==> flow/design.v <==
module shifter20(
    input clk,
    input nrst,
    input tx_busy,
    input [19:0] data,  
    output reg [7:0] tx_data,
    output reg tx_start
);
    localparam LEN = 3;
    wire [LEN*8-1:0] packet_data = {4'b0, data};
    localparam PACKET_LEN = 2+LEN+2;
    wire [PACKET_LEN*8-1:0] packet_init = {8'h55, 8'h77, packet_data, 8'haa, 8'hee};
    reg [PACKET_LEN*8-1:0] packet;
    reg [7:0] i;
    always @(posedge clk) begin
        if (~nrst) begin
            i <= 0;
            tx_data <= 8'b0;
            tx_start <= 1'b0;
            packet <= packet_init;
        end else begin
            if (~tx_busy) begin
                tx_data <= packet[i];
                tx_start <= 1'b1;
                if (i >= PACKET_LEN - 1) begin
                    i <= 0;
                    packet <= packet_init;
                end else begin
                    i <= i+1;
                end
            end else begin
                tx_data <= 8'b0;
                tx_start <= 1'b0;
                if (i == 0) packet <= packet_init;
            end
        end
    end
endmodule
Reports on shifter20
What the tools print for shifter20, step after step.
Lines are those of the file above, counted from 1.
Operators carry their Yosys type and port widths (W data, S select, Z words).
{"block": "design", "top_module": "shifter20", "clock": "clk", "lib": "sky130hd", "pvt_corner": "tt_025C_1v80"}

After elaboration
Source: Yosys, flattened and elaborated, memories not mapped. Widths are those after wreduce. Registers that Yosys merges into a memory's read port (data or address) are not register bits. Print and check cells do not count. Equal cells are merged and count once.
{"block": "word_totals", "ramBits": 0, "romBits": 0, "clocked_rd_ports_x_width": 0, "n_memories": 0, "word_cells": 24, "output_inout_bits": 9, "inputBits": 23, "latchBits": 0, "register_bits": 73}
{"block": "classes", "cmp": 1, "reduce_and_logical": 5, "div": 0, "equal": 3, "n_addsub": 1, "mux": 6, "logic": 1, "n_shift": 1, "multipliers": 0}
{"block": "op_table", "op": "$mux W56", "n": 3}
{"block": "op_table", "op": "$shiftx A56 B8 Y1", "n": 1}
{"block": "op_table", "op": "$mux W36", "n": 1}
{"block": "op_table", "op": "$add A8 B1 Y8 const B", "n": 1}
{"block": "op_table", "op": "$ge A8 B3 Y1 const B", "n": 1}
{"block": "op_table", "op": "$logic_not A8 Y1", "n": 1}
{"block": "op_table", "op": "$mux W8", "n": 1}
{"block": "op_table", "op": "$reduce_and A2 Y1", "n": 2}
{"block": "op_table", "op": "$ne A3 B1 Y1 const B", "n": 1}
{"block": "op_table", "op": "$ne A3 B2 Y1 const B", "n": 1}
{"block": "op_table", "op": "$ne A2 B1 Y1 const B", "n": 1}
{"block": "op_table", "op": "$reduce_bool A2 Y1", "n": 1}
{"block": "op_table", "op": "$reduce_or A2 Y1", "n": 1}
{"block": "op_table", "op": "$not A1 Y1", "n": 1}
{"block": "op_table", "op": "$mux W1", "n": 1}

Logic depth
Depth = most cells in a row (Yosys ltp): at word level without a register or memory, in the mapped netlist without a sequential cell, where the memories' decode and read muxes count.
{"block": "logic_depth", "depth_word": 4, "ABC_AREA": 0, "ltp_mapped": 7, "depth_no_buf": 6}

After synthesis
The flow's flattened synthesis, as Yosys stat reports it; memories are mapped. The netlist is that of the ABC_AREA named above (0 if unset); the other value can give another one.
The area totals of this step are shown rounded.
{"block": "synth_totals", "stdcells": 106, "seqArea_um2": 801, "area_um2": 1380, "ffs": 30}
{"block": "types", "type": "sky130_fd_sc_hd__edfxtp_1", "n": 20}
{"block": "types", "type": "sky130_fd_sc_hd__dfxtp_1", "n": 10}
{"block": "types", "type": "sky130_fd_sc_hd__mux4_2", "n": 3}
{"block": "types", "type": "sky130_fd_sc_hd__buf_4", "n": 8}
{"block": "types", "type": "sky130_fd_sc_hd__ha_1", "n": 4}
{"block": "types", "type": "sky130_fd_sc_hd__mux2i_1", "n": 5}
{"block": "types", "type": "sky130_fd_sc_hd__nor2_1", "n": 11}
{"block": "types", "type": "sky130_fd_sc_hd__nor4b_1", "n": 3}
{"block": "types", "type": "sky130_fd_sc_hd__buf_6", "n": 2}
{"block": "types", "type": "sky130_fd_sc_hd__o211ai_1", "n": 3}
{"block": "types", "type": "sky130_fd_sc_hd__xor2_1", "n": 2}
{"block": "types", "type": "sky130_fd_sc_hd__a21boi_0", "n": 2}
{"block": "types", "type": "sky130_fd_sc_hd__nand2_1", "n": 4}
{"block": "types", "type": "sky130_fd_sc_hd__nand3_1", "n": 3}
{"block": "types", "type": "sky130_fd_sc_hd__nor4b_2", "n": 1}
{"block": "types", "type": "sky130_fd_sc_hd__a31oi_1", "n": 2}
{"block": "types", "type": "sky130_fd_sc_hd__and3_1", "n": 2}
{"block": "types", "type": "sky130_fd_sc_hd__nor2b_1", "n": 2}
Not listed: further types 18, cells in them 19.

Path before layout
Path of least setup slack by OpenSTA after synthesis, without wires, with an ideal clock, recovery checks aside; 20% of the period is set as input and as output delay. Where synthesis merged equal registers, the netlist keeps one of their names.
{"block": "synth_path", "path_kind": "register to register", "start": "reg i[0]", "end": "reg packet[16]", "delay_ns": 1.933, "setup_time_ns": 0.352, "driving_pins": 8, "t_required_ns": 3.138, "period_ns": 3.49, "arrival_time_ns": 1.581, "slack_ns": 1.557, "period_less_setup_slack_ns": 1.933}
"delay_ns" = arrival - input delay + setup time.
"driving_pins" counts driving pins, that of a launching flip-flop among them; a cell with two outputs on the path counts twice.
"period_less_setup_slack_ns" = period - worst setup slack (recovery checks aside). The figure is calculated, with input and output delays left at 20% of the set period.
The rows between start and end are the longest chain of elaborated cells between them; the timing report does not say that the signal goes this way. Where chains are equally long, one stands for them.
A line is the first line of the expression or statement that the cell stems from. Yosys adds cells for indexed reads and writes and turns some case tables into memories.
A register here has more assigning lines than the two given.
Only ways into the end's enable, where the timed path ends, are counted here.
{"block": "synth_between", "path_cell_list": "sky130_fd_sc_hd__dfxtp_1 sky130_fd_sc_hd__buf_4 sky130_fd_sc_hd__inv_2 sky130_fd_sc_hd__ha_1 sky130_fd_sc_hd__o21ai_0 sky130_fd_sc_hd__and3_1 sky130_fd_sc_hd__o21ai_2 sky130_fd_sc_hd__a31o_2", "elab_chain_cells": 3}
{"block": "synth_rtl", "item": "start: declaration", "line": 14, "source": "reg [7:0] i;"}
{"block": "synth_rtl", "item": "start: assignment", "line": 17, "source": "i <= 0;"}
{"block": "synth_rtl", "item": "start: assignment", "line": 29, "source": "i <= i+1;"}
{"block": "synth_rtl", "item": "$ge A8 B3 Y1", "line": 25, "source": "if (i >= PACKET_LEN - 1) begin"}
{"block": "synth_rtl", "item": "$ne A3 B1 Y1"}
{"block": "synth_rtl", "item": "$reduce_and A2 Y1"}
{"block": "synth_rtl", "item": "end: assignment", "line": 20, "source": "packet <= packet_init;"}
{"block": "synth_rtl", "item": "end: assignment", "line": 27, "source": "packet <= packet_init;"}
{"block": "synth_rtl", "item": "end: declaration", "line": 13, "source": "reg [PACKET_LEN*8-1:0] packet;"}

Timing after layout
Path of least setup slack in the final report of flow run A (OpenROAD, finished layout, wires in). Where an end is a register, its clock arrival counts in the times.
{"block": "layout_path", "path_kind": "register to register", "start": "reg i[0]", "end": "reg packet[32]", "setup_time_ns": 0.28, "slack_ns": -0.06, "t_required_ns": 1.61, "driving_pins": 8, "period_ns": 1.56, "arrival_time_ns": 1.67}
The rows between start and end are the longest chain of elaborated cells between them; the timing report does not say that the signal goes this way. Where chains are equally long, one stands for them.
A register here has more assigning lines than the two given.
Only ways into the end's enable, where the timed path ends, are counted here.
{"block": "layout_between", "path_cell_list": "sky130_fd_sc_hd__dfxtp_2 sky130_fd_sc_hd__buf_8 sky130_fd_sc_hd__inv_8 sky130_fd_sc_hd__ha_4 sky130_fd_sc_hd__o21ai_2 sky130_fd_sc_hd__and3_4 sky130_fd_sc_hd__o21ai_4 sky130_fd_sc_hd__a31o_4", "elab_chain_cells": 3}
{"block": "layout_rtl", "item": "start: declaration", "line": 14, "source": "reg [7:0] i;"}
{"block": "layout_rtl", "item": "start: assignment", "line": 17, "source": "i <= 0;"}
{"block": "layout_rtl", "item": "start: assignment", "line": 29, "source": "i <= i+1;"}
{"block": "layout_rtl", "item": "$ge A8 B3 Y1", "line": 25, "source": "if (i >= PACKET_LEN - 1) begin"}
{"block": "layout_rtl", "item": "$ne A3 B1 Y1"}
{"block": "layout_rtl", "item": "$reduce_and A2 Y1"}
{"block": "layout_rtl", "item": "end: assignment", "line": 20, "source": "packet <= packet_init;"}
{"block": "layout_rtl", "item": "end: assignment", "line": 27, "source": "packet <= packet_init;"}
{"block": "layout_rtl", "item": "end: declaration", "line": 13, "source": "reg [PACKET_LEN*8-1:0] packet;"}

Data sheet: physical implementation of shifter20

Measured data: module shifter20, platform sky130hd, 2 stored runs of the flow under differing settings, order arbitrary. Input and output delays are each 20% of the period that was set; the output load is 0.01 pF.
"achieved_period_ns" = clock period - worst setup slack. The figure is calculated, with input and output delays left at 20% of the set period.
"worst_path_time_ns" means the part of the period allowed to the worst setup path (the constraints hold back 20% at inputs and 20% at outputs) less its slack; where the path has registers, the arrival times of their clocks count too.
By "fin_power_w" is meant OpenSTA's value without simulated activity: inputs other than the clock are taken to toggle once in ten clock periods, and the tool carries that through the logic.
The results are shown rounded.

{"run": "flow run A", "settings": { "period_ns": 1.56, "CORE_UTILIZATION": 53, "SETUP_SLACK_MARGIN": 0.28, "PLACE_DENSITY": 0.54, "HOLD_SLACK_MARGIN": 0.07, "CORE_MARGIN": 10, "CELL_PAD_IN_SITES_GLOBAL_PLACEMENT": 0, "TNS_END_PERCENT": 90, "GPL_TIMING_DRIVEN": 0, "GPL_ROUTABILITY_DRIVEN": 0, "CAP_MARGIN": 20, "SLEW_MARGIN": 20 }, "results": { "post_route_util_pct": 81.3, "worst_setup_slack_ns": -0.061, "stdcell_area_um2": 2010, "fin_power_w": 0.00161, "total_die_area_um2": 5050, "synth_area_um2": 1380, "hold_worst_slack_ns": 0.448, "timing.setup.tns_ns": -1.06, "achieved_period_ns": 1.621, "worst_path_time_ns": 1.62, "critical_path_type": "register to register" }}
{"run": "flow run B", "settings": { "period_ns": 2.83, "CORE_UTILIZATION": 66, "PLACE_DENSITY": 0.67, "HOLD_SLACK_MARGIN": 0.07, "CORE_MARGIN": 9, "CELL_PAD_IN_SITES_GLOBAL_PLACEMENT": 1, "CELL_PAD_IN_SITES_DETAIL_PLACEMENT": 1, "ABC_AREA": 0, "CTS_CLUSTER_DIAMETER": 275, "SLEW_MARGIN": 20, "MIN_ROUTING_LAYER": "met2", "CAP_MARGIN": 20 }, "outcome": "stopped before the end: placement reported GPL-0301"}
