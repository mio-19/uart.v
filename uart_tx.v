==> flow/design.v <==
module uart_tx (
	clk,
	nrst,
	tx_data,
	tx_start,
	tx_busy,
	txd
);
	parameter CLK_HZ = 200000000;
	parameter BAUD = 9600;
	parameter [15:0] BAUD_DIVISOR = CLK_HZ / BAUD;
	input clk;
	input nrst;
	input [7:0] tx_data;
	input tx_start;
	output reg tx_busy = 1'b0;
	output reg txd = 1'b1;
	reg [9:0] tx_shifter = 1'sb0;
	reg [15:0] tx_sample_cntr = 1'sb0;
	always @(posedge clk)
		if (~nrst || (tx_sample_cntr[15:0] == {16 {1'sb0}}))
			tx_sample_cntr[15:0] <= BAUD_DIVISOR - 1'b1;
		else
			tx_sample_cntr[15:0] <= tx_sample_cntr[15:0] - 1'b1;
	wire tx_do_sample;
	assign tx_do_sample = tx_sample_cntr[15:0] == {16 {1'sb0}};
	always @(posedge clk)
		if (~nrst) begin
			tx_busy <= 1'b0;
			tx_shifter[9:0] <= 1'sb0;
			txd <= 1'b1;
		end
		else if (~tx_busy) begin
			if (tx_start) begin
				tx_shifter[9:0] <= {1'b1, tx_data[7:0], 1'b0};
				tx_busy <= 1'b1;
			end
		end
		else if (tx_do_sample) begin
			{tx_shifter[9:0], txd} <= {tx_shifter[9:0], txd} >> 1;
			if (~|tx_shifter[9:1])
				tx_busy <= 1'b0;
		end
endmodule
# Step by step through the tools: uart_tx
# The steps from the RTL of uart_tx to its reports follow in flow order.
# Line numbers count from 1 in the design file above.
# Operators carry their Yosys type and port widths (W data, S select, Z words).
# Not given: n/a
# design
top_module,uart_tx
clock,clk
cell_library,sky130hd
pvt_corner,tt_025C_1v80

# After elaboration
# Counts by Yosys on the flattened word-level netlist (proc, flatten, opt, wreduce; memories kept). Register bits leave out memories and registers merged into their read ports (data or address). Print and check cells are left out. Cells with the same type and inputs are merged into one.
# word_totals
out_inout_bits,2
elab_cells,20
reg_bits,28
input_bits,11
# classes
n_eq,1
n_reduce_logical,6
mux,7
addsub,1
logic,1
# op_table
cell,count
$mux W10,3
$sub A16 B1 Y16 const B,1
$logic_not A16 Y1,1
$reduce_or A9 Y1,1
$reduce_and A2 Y1,2
$mux W1,4
$ne A2 B1 Y1 const B,1
$reduce_bool A2 Y1,1
$logic_or A1 B1 Y1,1
$not A1 Y1,1

# Logic depth
# Longest topological path by Yosys (ltp), each cell counted once; first at word level (registers and memories cut), then after technology mapping (sequential cells cut; the memories' decode and read muxes count).
# logic_depth
word_depth,4
abc_area,0
ltp_mapped,7
ltp_nobuf,6

# After synthesis
# The flow's flattened synthesis, as Yosys stat reports it; memories are mapped. The netlist is that of the ABC_AREA named above (0 if unset); the other value can give another one.
# Totals and module areas in this step are rounded.
# types
cell,count,type_area_um2
sky130_fd_sc_hd__dfxtp_1,28,560.538
sky130_fd_sc_hd__o221a_1,8,90.086
sky130_fd_sc_hd__xor2_1,9,78.826
sky130_fd_sc_hd__nor2_1,18,67.565
sky130_fd_sc_hd__o21a_1,8,60.058
sky130_fd_sc_hd__nand2_1,12,45.043
sky130_fd_sc_hd__nor4_1,5,31.28
sky130_fd_sc_hd__o31a_1,3,26.275
sky130_fd_sc_hd__xnor2_1,3,26.275
sky130_fd_sc_hd__nor4_4,1,21.27
sky130_fd_sc_hd__nand3_1,4,20.019
sky130_fd_sc_hd__nand4_1,3,18.768
sky130_fd_sc_hd__nor3b_4,1,18.768
sky130_fd_sc_hd__nand4b_1,2,17.517
sky130_fd_sc_hd__inv_1,4,15.014
sky130_fd_sc_hd__ha_1,1,12.512
sky130_fd_sc_hd__nand4_2,1,12.512
sky130_fd_sc_hd__buf_6,1,11.261
# Not listed: further types 11, cells in them 14.
# synth_totals
flip_flops,28
cell_count,126
buffers,4
yosys_area_um2,1220
seq_area_um2,561

# Path before layout
# Path of least setup slack by OpenSTA after synthesis, without wires, with an ideal clock, recovery checks aside; 20% of the period is set as input and as output delay. Where synthesis merged equal registers, the netlist keeps one of their names.
# synth_timing
kind,flip-flop to flip-flop
startpoint,reg tx_sample_cntr[0]
endpoint,reg tx_shifter[8]
setup_time_ns,0.119
slack_ns,0.313
driving_pins,8
path_delay_ns,1.767
n_path_buf,1
launch_ns,0.000
period_ns,2.08
required_ns,1.961
arrival_ns,1.648
synth_period_reached_ns,1.767
# "path_delay_ns" = arrival - input delay + setup time.
# "driving_pins": output pins that drive a net of the path, with the launching flip-flop's if there is one; two outputs of one cell count as two.
# "synth_period_reached_ns" is the clock period less the worst setup slack; recovery checks do not enter. This is arithmetic on one report: input and output delays are still those of the set period (20% each).
# Between the ends stands the longest chain of elaborated cells between them, by number of cells; it is not shown to be the way that was timed. Of several equally long chains one is given.
# A line is the first line of the expression or statement that the cell stems from. Yosys adds cells for indexed reads and writes and turns some case tables into memories.
# synth_between
cell_sequence,sky130_fd_sc_hd__dfxtp_1 sky130_fd_sc_hd__inv_1 sky130_fd_sc_hd__ha_1 sky130_fd_sc_hd__nor3b_4 sky130_fd_sc_hd__nand4_2 sky130_fd_sc_hd__or2_1 sky130_fd_sc_hd__buf_6 sky130_fd_sc_hd__o221a_1
elab_chain_cells,3
cells_between,5
cone_classes,eq/ne: 1; mux: 2; reduce/logical: 2
# synth_lines
item,line,source
"start, declared",19,reg [15:0] tx_sample_cntr = 1'sb0;
"start, assigned",22,tx_sample_cntr[15:0] <= BAUD_DIVISOR - 1'b1;
"start, assigned",24,tx_sample_cntr[15:0] <= tx_sample_cntr[15:0] - 1'b1;
$logic_not A16 Y1,26,assign tx_do_sample = tx_sample_cntr[15:0] == {16 {1'sb0}};
$mux W10,39,else if (tx_do_sample) begin
$mux W10,33,else if (~tx_busy) begin
"end, assigned",30,tx_shifter[9:0] <= 1'sb0;
"end, assigned",35,"tx_shifter[9:0] <= {1'b1, tx_data[7:0], 1'b0};"
"end, declared",18,reg [9:0] tx_shifter = 1'sb0;

# Worst path after layout
# Path of least setup slack in the final report of job 1 (OpenROAD, finished layout, wires in). Where an end is a register, its clock arrival counts in the times.
# layout_timing
kind,flip-flop to flip-flop
startpoint,reg tx_sample_cntr[7]
endpoint,reg tx_busy
n_path_buf,0
arrival_ns,1.95
launch_ns,0.27
driving_pins,5
required_ns,2.19
period_ns,2.02
slack_ns,0.24
setup_time_ns,0.10
# Between the ends stands the longest chain of elaborated cells between them, by number of cells; it is not shown to be the way that was timed. Of several equally long chains one is given.
# A register here has more assigning lines than the two given.
# layout_between
cell_sequence,sky130_fd_sc_hd__dfxtp_1 sky130_fd_sc_hd__nor4_4 sky130_fd_sc_hd__nand4_2 sky130_fd_sc_hd__or2_1 sky130_fd_sc_hd__o31a_1
elab_chain_cells,3
cells_between,3
cone_classes,mux: 2; reduce/logical: 1
# layout_lines
item,line,source
"start, declared",19,reg [15:0] tx_sample_cntr = 1'sb0;
"start, assigned",22,tx_sample_cntr[15:0] <= BAUD_DIVISOR - 1'b1;
"start, assigned",24,tx_sample_cntr[15:0] <= tx_sample_cntr[15:0] - 1'b1;
$logic_not A16 Y1,26,assign tx_do_sample = tx_sample_cntr[15:0] == {16 {1'sb0}};
$mux W1,39,else if (tx_do_sample) begin
$mux W1,33,else if (~tx_busy) begin
"end, assigned",29,tx_busy <= 1'b0;
"end, assigned",36,tx_busy <= 1'b1;
"end, declared",16,output reg tx_busy = 1'b0;

Flow measurements of uart_tx on sky130hd: 2 stored runs with different settings, listed in no order. Input and output delays are each 20% of the period that was set; the output load is 0.01 pF.
By "achieved_period_ns" is meant the clock period of the run minus its worst setup slack. This is arithmetic on one report: input and output delays are still those of the set period (20% each).
By "worst_path_time_ns" is meant the share of the clock period that the worst setup path is allowed (20% is reserved at inputs, 20% at outputs), minus its slack. Clock arrival times at its registers enter into it.
By "total_power_w" is meant OpenSTA's value without simulated activity: inputs other than the clock are taken to toggle once in ten clock periods, and the tool carries that through the logic.
Measured values are rounded.

Job 1, flow files:
==> flow/run.sh <==
#!/bin/bash
# the make line also repeats the synthesis and layout settings of config.mk as NAME=value (left out here)
make -C /OpenROAD-flow-scripts/flow DESIGN_CONFIG=/design/flow/config.mk WORK_HOME=/design/flow/orfs CLKGATE_MAP_FILE= finish
==> flow/config.mk <==
export PLATFORM = sky130hd
export DESIGN_NAME = uart_tx
export DESIGN_NICKNAME = uart_tx
export VERILOG_FILES = /design/flow/design.v
export SDC_FILE = /design/flow/constraint.sdc
export NUM_CORES = 4
export LEC_CHECK = 0
export CAP_MARGIN = 20
export CORE_MARGIN = 2
export CORE_UTILIZATION = 32
export SLEW_MARGIN = 20
==> flow/constraint.sdc <==
create_clock -name core_clock -period 2.02 [get_ports {clk}]
set_input_delay 0.4040 -clock core_clock [delete_from_list [all_inputs] [get_ports {clk}]]
set_output_delay 0.4040 -clock core_clock [all_outputs]
set_load 0.01 [all_outputs]

==> results of job 1, as CSV <==
result,value
fin_util_frac,0.4
achieved_period_ns,1.775
finish.stdcell_area_um2,1460
total_die_area_um2,4320
setup_ws_ns,0.245
hold_worst_slack_ns,0.478
tns_setup_ns,0.000
total_power_w,0.00115
worst_path_time_ns,1.78
worst_setup_path_type,"flip-flop to flip-flop"
ys_area_um2,1220

Job 2, flow files:
==> flow/run.sh <==
#!/bin/bash
# the make line also repeats the synthesis and layout settings of config.mk as NAME=value (left out here)
make -C /OpenROAD-flow-scripts/flow DESIGN_CONFIG=/design/flow/config.mk WORK_HOME=/design/flow/orfs CLKGATE_MAP_FILE= finish
==> flow/config.mk <==
export PLATFORM = sky130hd
export DESIGN_NAME = uart_tx
export DESIGN_NICKNAME = uart_tx
export VERILOG_FILES = /design/flow/design.v
export SDC_FILE = /design/flow/constraint.sdc
export NUM_CORES = 4
export LEC_CHECK = 0
export CAP_MARGIN = 20
export CELL_PAD_IN_SITES_GLOBAL_PLACEMENT = 1
export CORE_ASPECT_RATIO = 0.51
export CORE_MARGIN = 9
export CORE_UTILIZATION = 66
export CTS_CLUSTER_DIAMETER = 168
export GPL_ROUTABILITY_DRIVEN = 1
export MAX_ROUTING_LAYER = met5
export MIN_ROUTING_LAYER = met1
export PLACE_DENSITY_LB_ADDON = 0.16
export SETUP_SLACK_MARGIN = 0.23
export SLEW_MARGIN = 20
==> flow/constraint.sdc <==
create_clock -name core_clock -period 1.14 [get_ports {clk}]
set_input_delay 0.2280 -clock core_clock [delete_from_list [all_inputs] [get_ports {clk}]]
set_output_delay 0.2280 -clock core_clock [all_outputs]
set_load 0.01 [all_outputs]

Job 2: not finished: floorplanning ended with error PDN-0185
